==> flow/design.v <==
module fifo
   #(
    parameter B=8,  
              W=4   
   )
   (
    input wire clk, reset,
    input wire rd, wr,
    input wire [B-1:0] w_data,
    output wire empty, full,
    output wire [B-1:0] r_data
   );
   reg [B-1:0] array_reg [2**W-1:0];   
   reg [W-1:0] w_ptr_reg, w_ptr_next, w_ptr_succ;
   reg [W-1:0] r_ptr_reg, r_ptr_next, r_ptr_succ;
   reg full_reg, empty_reg, full_next, empty_next;
   wire wr_en;
   always @(posedge clk)
      if (wr_en)
         array_reg[w_ptr_reg] <= w_data;
   assign r_data = array_reg[r_ptr_reg];
   assign wr_en = wr & ~full_reg;
   always @(posedge clk, posedge reset)
      if (reset)
         begin
            w_ptr_reg <= 0;
            r_ptr_reg <= 0;
            full_reg <= 1'b0;
            empty_reg <= 1'b1;
         end
      else
         begin
            w_ptr_reg <= w_ptr_next;
            r_ptr_reg <= r_ptr_next;
            full_reg <= full_next;
            empty_reg <= empty_next;
         end
   always @*
   begin
      w_ptr_succ = w_ptr_reg + 1;
      r_ptr_succ = r_ptr_reg + 1;
      w_ptr_next = w_ptr_reg;
      r_ptr_next = r_ptr_reg;
      full_next = full_reg;
      empty_next = empty_reg;
      case ({wr, rd})
         2'b01:  
            if (~empty_reg)  
               begin
                  r_ptr_next = r_ptr_succ;
                  full_next = 1'b0;
                  if (r_ptr_succ==w_ptr_reg)
                     empty_next = 1'b1;
               end
         2'b10:  
            if (~full_reg)  
               begin
                  w_ptr_next = w_ptr_succ;
                  empty_next = 1'b0;
                  if (w_ptr_succ==r_ptr_reg)
                     full_next = 1'b1;
               end
         2'b11:  
            begin
               w_ptr_next = w_ptr_succ;
               r_ptr_next = r_ptr_succ;
            end
      endcase
   end
   assign full = full_reg;
   assign empty = empty_reg;
endmodule
module kb_code
   #(parameter W_SIZE = 2) 
   (
    input wire clk, reset,
    input wire ps2d, ps2c, rd_key_code,
    output wire [7:0] key_code,
    output wire kb_buf_empty
   );
   localparam BRK = 8'hf0;  
   localparam
      wait_brk = 1'b0,
      get_code = 1'b1;
   reg state_reg, state_next;
   wire [7:0] scan_out;
   reg got_code_tick;
   wire scan_done_tick;
   ps2_rx ps2_rx_unit
      (.clk(clk), .reset(reset), .rx_en(1'b1),
       .ps2d(ps2d), .ps2c(ps2c),
       .rx_done_tick(scan_done_tick), .dout(scan_out));
   fifo #(.B(8), .W(W_SIZE)) fifo_key_unit
     (.clk(clk), .reset(reset), .rd(rd_key_code),
      .wr(got_code_tick), .w_data(scan_out),
      .empty(kb_buf_empty), .full(),
      .r_data(key_code));
   always @(posedge clk, posedge reset)
      if (reset)
         state_reg <= wait_brk;
      else
         state_reg <= state_next;
   always @*
   begin
      got_code_tick = 1'b0;
      state_next = state_reg;
      case (state_reg)
         wait_brk:   
            if (scan_done_tick==1'b1 && scan_out==BRK)
               state_next = get_code;
         get_code:   
            if (scan_done_tick)
               begin
                  got_code_tick =1'b1;
                  state_next = wait_brk;
               end
      endcase
   end
endmodule
module ps2_rx
   (
    input wire clk, reset,
    input wire ps2d, ps2c, rx_en,
    output reg rx_done_tick,
    output wire [7:0] dout
   );
   localparam [1:0]
      idle = 2'b00,
      dps  = 2'b01,
      load = 2'b10;
   reg [1:0] state_reg, state_next;
   reg [7:0] filter_reg;
   wire [7:0] filter_next;
   reg f_ps2c_reg;
   wire f_ps2c_next;
   reg [3:0] n_reg, n_next;
   reg [10:0] b_reg, b_next;
   wire fall_edge;
   always @(posedge clk, posedge reset)
   if (reset)
      begin
         filter_reg <= 0;
         f_ps2c_reg <= 0;
      end
   else
      begin
         filter_reg <= filter_next;
         f_ps2c_reg <= f_ps2c_next;
      end
   assign filter_next = {ps2c, filter_reg[7:1]};
   assign f_ps2c_next = (filter_reg==8'b11111111) ? 1'b1 :
                        (filter_reg==8'b00000000) ? 1'b0 :
                         f_ps2c_reg;
   assign fall_edge = f_ps2c_reg & ~f_ps2c_next;
   always @(posedge clk, posedge reset)
      if (reset)
         begin
            state_reg <= idle;
            n_reg <= 0;
            b_reg <= 0;
         end
      else
         begin
            state_reg <= state_next;
            n_reg <= n_next;
            b_reg <= b_next;
         end
   always @*
   begin
      state_next = state_reg;
      rx_done_tick = 1'b0;
      n_next = n_reg;
      b_next = b_reg;
      case (state_reg)
         idle:
            if (fall_edge & rx_en)
               begin
                  b_next = {ps2d, b_reg[10:1]};
                  n_next = 4'b1001;
                  state_next = dps;
               end
         dps:  
            if (fall_edge)
               begin
                  b_next = {ps2d, b_reg[10:1]};
                  if (n_reg==0)
                     state_next = load;
                  else
                     n_next = n_reg - 1;
               end
         load:  
            begin
               state_next = idle;
               rx_done_tick = 1'b1;
            end
      endcase
   end
   assign dout = b_reg[8:1];  
endmodule
======== From RTL to reports: kb_code ========
What the tools print for kb_code, step after step.
Lines are those of the file above, counted from 1.
Cell names lack the library's common part.
The mark - stands for no value.
inputs
  design top .............................. kb_code
  clock input ............................. clk
  standard-cell library ................... sky130hd
  timing corner ........................... tt_025C_1v80

======== After elaboration ========
Source: Yosys, flattened and elaborated, memories not mapped. Widths are those after wreduce. Registers that Yosys merges into a memory's read port (data or address) are not register bits. Print and check cells do not count.
Memory sizes are those after Yosys's memory passes, which may raise the word count (mostly to a power of two), join words into wider ones and drop unused or constant bits.
storage and ports
  register bits ........................... 33
  memory bits (writable) .................. 32
  memory cells ............................ 1
  bits of input ports ..................... 5
  word-level cells ........................ 85
operators by class
  add/subtract/negate cells ............... 3
  eq/ne operators ......................... 16
  mux-type cells .......................... 33
  bitwise logic cells ..................... 5
  reduce/logical cells .................... 17
memories
  name                     words  bits a word  rd ports  wr ports  RTL line  RTL
  fifo_key_unit.array_reg  4      8            1         1         13        reg [B-1:0] array_reg [2**W-1:0];
operators by type and width
  cell                                                                      count
  11-bit 2-to-1 mux                                                         2
  8-bit == test (second input constant)                                     2
  1-bit 2-to-1 mux                                                          13
  4-bit 2-to-1 mux                                                          3
  2-bit 2-to-1 mux                                                          6
  2-bit AND reduction                                                       5
  2-bit by 1-bit inequality test with 1-bit output (second input constant)  4
  2-bit nonzero test                                                        4
  4-bit AND reduction                                                       2
  8-bit zero test                                                           1
  4-bit parallel mux with 2-bit select                                      1
  8-bit 2-to-1 mux                                                          1
  2-bit parallel mux with 2-bit select                                      2
  1-bit parallel mux with 2-bit select                                      4
  2-bit == test (second input constant)                                     3
  2-bit inequality test (second input constant)                             3
  2-bit parallel mux with 3-bit select                                      1
  2-bit by 1-bit adder with 2-bit output (second input constant)            2
  2-bit by 1-bit == test with 1-bit output (second input constant)          2
  2-bit == test                                                             2
  4-bit by 1-bit subtractor with 4-bit output (second input constant)       1
  4-bit zero test                                                           1
  1-bit NOT                                                                 3
  3-bit nonzero test                                                        1
  1-bit bitwise AND                                                         2
  2-bit zero test                                                           1
  2-bit OR reduction                                                        1
  1-bit logical AND                                                         1

======== Longest topological paths ========
Longest topological path by Yosys (ltp), each cell counted once; first at word level (registers and memories cut), then after technology mapping (sequential cells cut; the memories' decode and read muxes count).
depth
  depth after elaboration ................. 7
  ABC_AREA ................................ 1
  mapped depth ............................ 8

======== Synthesis result ========
Source: synth_stat.txt of the flow (Yosys; design flattened, memories mapped). It holds for the ABC_AREA given above (unset counts as 0); a run with the other value may have another netlist.
The area totals of this step are shown rounded.
cells by type
  cell      count  total area (sq um)
  edfxtp_1  32     960.922
  dfrtp_1   31     775.744
  nand2_1   36     135.13
  o21ai_0   27     135.13
  nor2_1    30     112.608
  inv_1     25     93.84
  ha_1      5      62.56
  dfstp_2   2      52.55
  o22ai_1   8      50.048
  xor2_1    5      43.792
  nand3_1   7      35.034
  o21ai_2   4      35.034
  nor2_4    3      33.782
  a21oi_1   6      30.029
  o21bai_1  3      22.522
  buf_2     4      20.019
  nand3_4   1      17.517
  nand4_2   1      12.512
Other cell types: 9; their cells: 10.
synthesis totals
  cell count .............................. 240
  mapped area ............................. 2700 sq um
  area of sequential cells ................ 1790 sq um
  flip-flop cells ......................... 65
  buffer cells ............................ 6

======== Timing after synthesis ========
OpenSTA on the mapped netlist: ideal clock, no wires. The path of least setup slack (recovery checks aside). Input and output delay are each 20% of the period. Register names are those of the netlist, which keeps one name where synthesis merged equal registers.
path post-synthesis
  kind .................................... register to output
  start ................................... reg fifo_key_unit.r_ptr_reg[0]
  end ..................................... out key_code[0]
  period .................................. 1.76 ns
  time at the first pin ................... 0.000 ns
  arrival time ............................ 1.111 ns
  path slack .............................. 0.297 ns
  delay of the path ....................... 1.111 ns
  stages .................................. 6
  buffers on the path ..................... 2
  period reached after synthesis .......... 1.463 ns
"delay of the path" is the arrival time less input delay plus setup time.
At an output port there is no setup time.
"stages": output pins that drive a net of the path, with the launching flip-flop's if there is one; two outputs of one cell count as two.
"period reached after synthesis" = period - worst setup slack (recovery checks aside). The figure is calculated, with input and output delays left at 20% of the set period.
Between the ends stands the longest chain of elaborated cells between them, by number of cells; it is not shown to be the way that was timed. Of several equally long chains one is given.
A line is the first line of the expression or statement that the cell stems from. Yosys adds cells for indexed reads and writes and turns some case tables into memories.
The chain passes a memory read, where the word-level depth is cut; so it can be longer than that depth.
on the way, post-synthesis
  cells stage by stage .................... dfrtp_1 buf_2 inv_1 buf_2 nor2_1 o22ai_1
  length of the longest elaborated chain .. 1
  elaborated cells between the ends (all ways) .. 1
  RTL lines with such cells ............... 1
ends and longest elaborated chain, post-synthesis
  item                   RTL line  RTL
  start: declaration     15        reg [W-1:0] r_ptr_reg, r_ptr_next, r_ptr_succ;
  start: assignment      27        r_ptr_reg <= 0;
  start: assignment      34        r_ptr_reg <= r_ptr_next;
  memory read 4 x 8 bit  13        reg [B-1:0] array_reg [2**W-1:0];
  end: declaration       78        output wire [7:0] key_code,

======== Path in the finished layout ========
Path of least setup slack in the final report of flow run 1 (OpenROAD, finished layout, wires in). Where an end is a register, its clock arrival counts in the times.
path post-layout
  kind .................................... register to output
  start ................................... reg fifo_key_unit.r_ptr_reg[0]
  end ..................................... out key_code[7]
  period .................................. 1.41 ns
  time at the first pin ................... 0.35 ns
  arrival time ............................ 1.53 ns
  path slack .............................. -0.40 ns
  stages .................................. 6
  buffers on the path ..................... 2
Between the ends stands the longest chain of elaborated cells between them, by number of cells; it is not shown to be the way that was timed. Of several equally long chains one is given.
The chain passes a memory read, where the word-level depth is cut; so it can be longer than that depth.
on the way, post-layout
  cells stage by stage .................... dfrtp_2 clkinv_4 buf_16 nor2_4 o22ai_2 buf_2
  length of the longest elaborated chain .. 1
  elaborated cells between the ends (all ways) .. 1
  RTL lines with such cells ............... 1
ends and longest elaborated chain, post-layout
  item                   RTL line  RTL
  start: declaration     15        reg [W-1:0] r_ptr_reg, r_ptr_next, r_ptr_succ;
  start: assignment      27        r_ptr_reg <= 0;
  start: assignment      34        r_ptr_reg <= r_ptr_next;
  memory read 4 x 8 bit  13        reg [B-1:0] array_reg [2**W-1:0];
  end: declaration       78        output wire [7:0] key_code,

# Flow runs of kb_code

kb_code through Yosys and OpenROAD on sky130hd: 2 stored runs, unordered, with their settings and measured results. The constraints put input and output delay at 20% of the set period each and load the outputs with 0.01 pF.
"achieved period" means the clock period less the worst setup slack. The figure is calculated, with input and output delays left at 20% of the set period.
By "time used up by the worst setup path" is meant the share of the clock period that the worst setup path is allowed (20% is reserved at inputs, 20% at outputs), minus its slack. Clock arrival times at its registers enter into it.
"power consumption" rests on the timing tool's default activity at the inputs, not on a simulated workload.
Measured values are rounded.

---- flow run 1 ----
settings
  period_ns = 1.41
  CORE_UTILIZATION = 42
  SETUP_SLACK_MARGIN = -0.14
  PLACE_DENSITY_LB_ADDON = 0.15
  CELL_PAD_IN_SITES_GLOBAL_PLACEMENT = 3
  CELL_PAD_IN_SITES_DETAIL_PLACEMENT = 2
  TNS_END_PERCENT = 50
  ABC_AREA = 1
  GPL_TIMING_DRIVEN = 0
  GPL_ROUTABILITY_DRIVEN = 0
  CTS_CLUSTER_SIZE = 70
  CAP_MARGIN = 35
  SLEW_MARGIN = 15
  MIN_ROUTING_LAYER = met1
  MAX_ROUTING_LAYER = met5
  CORE_MARGIN = 2
results
  total die area .......................... 7100 sq um
  utilization after routing ............... 56.7 %
  time used up by the worst setup path .... 1.53 ns
  worst path kind ......................... register to output
  power consumption ....................... 5.61 mW
  chip area after synthesis (Yosys) ....... 2700 sq um
  achieved period ......................... 1.814 ns
  std-cell area (final layout) ............ 3560 sq um
  setup slack of the worst path ........... -0.404 ns
  total negative slack on setup checks .... -3.73 ns

---- flow run 2 ----
settings
  period_ns = 1.71
  CORE_UTILIZATION = 60
  CAP_MARGIN = 20
  CORE_MARGIN = 2
  SLEW_MARGIN = 20
results
  std-cell area (final layout) ............ 3080 sq um
  setup slack of the worst path ........... -0.168 ns
  chip area after synthesis (Yosys) ....... 2630 sq um
  achieved period ......................... 1.878 ns
  power consumption ....................... 3.25 mW
  utilization after routing ............... 71.7 %
  total negative slack on setup checks .... -1.24 ns
  time used up by the worst setup path .... 1.54 ns
  worst path kind ......................... register to output
  total die area .......................... 4930 sq um
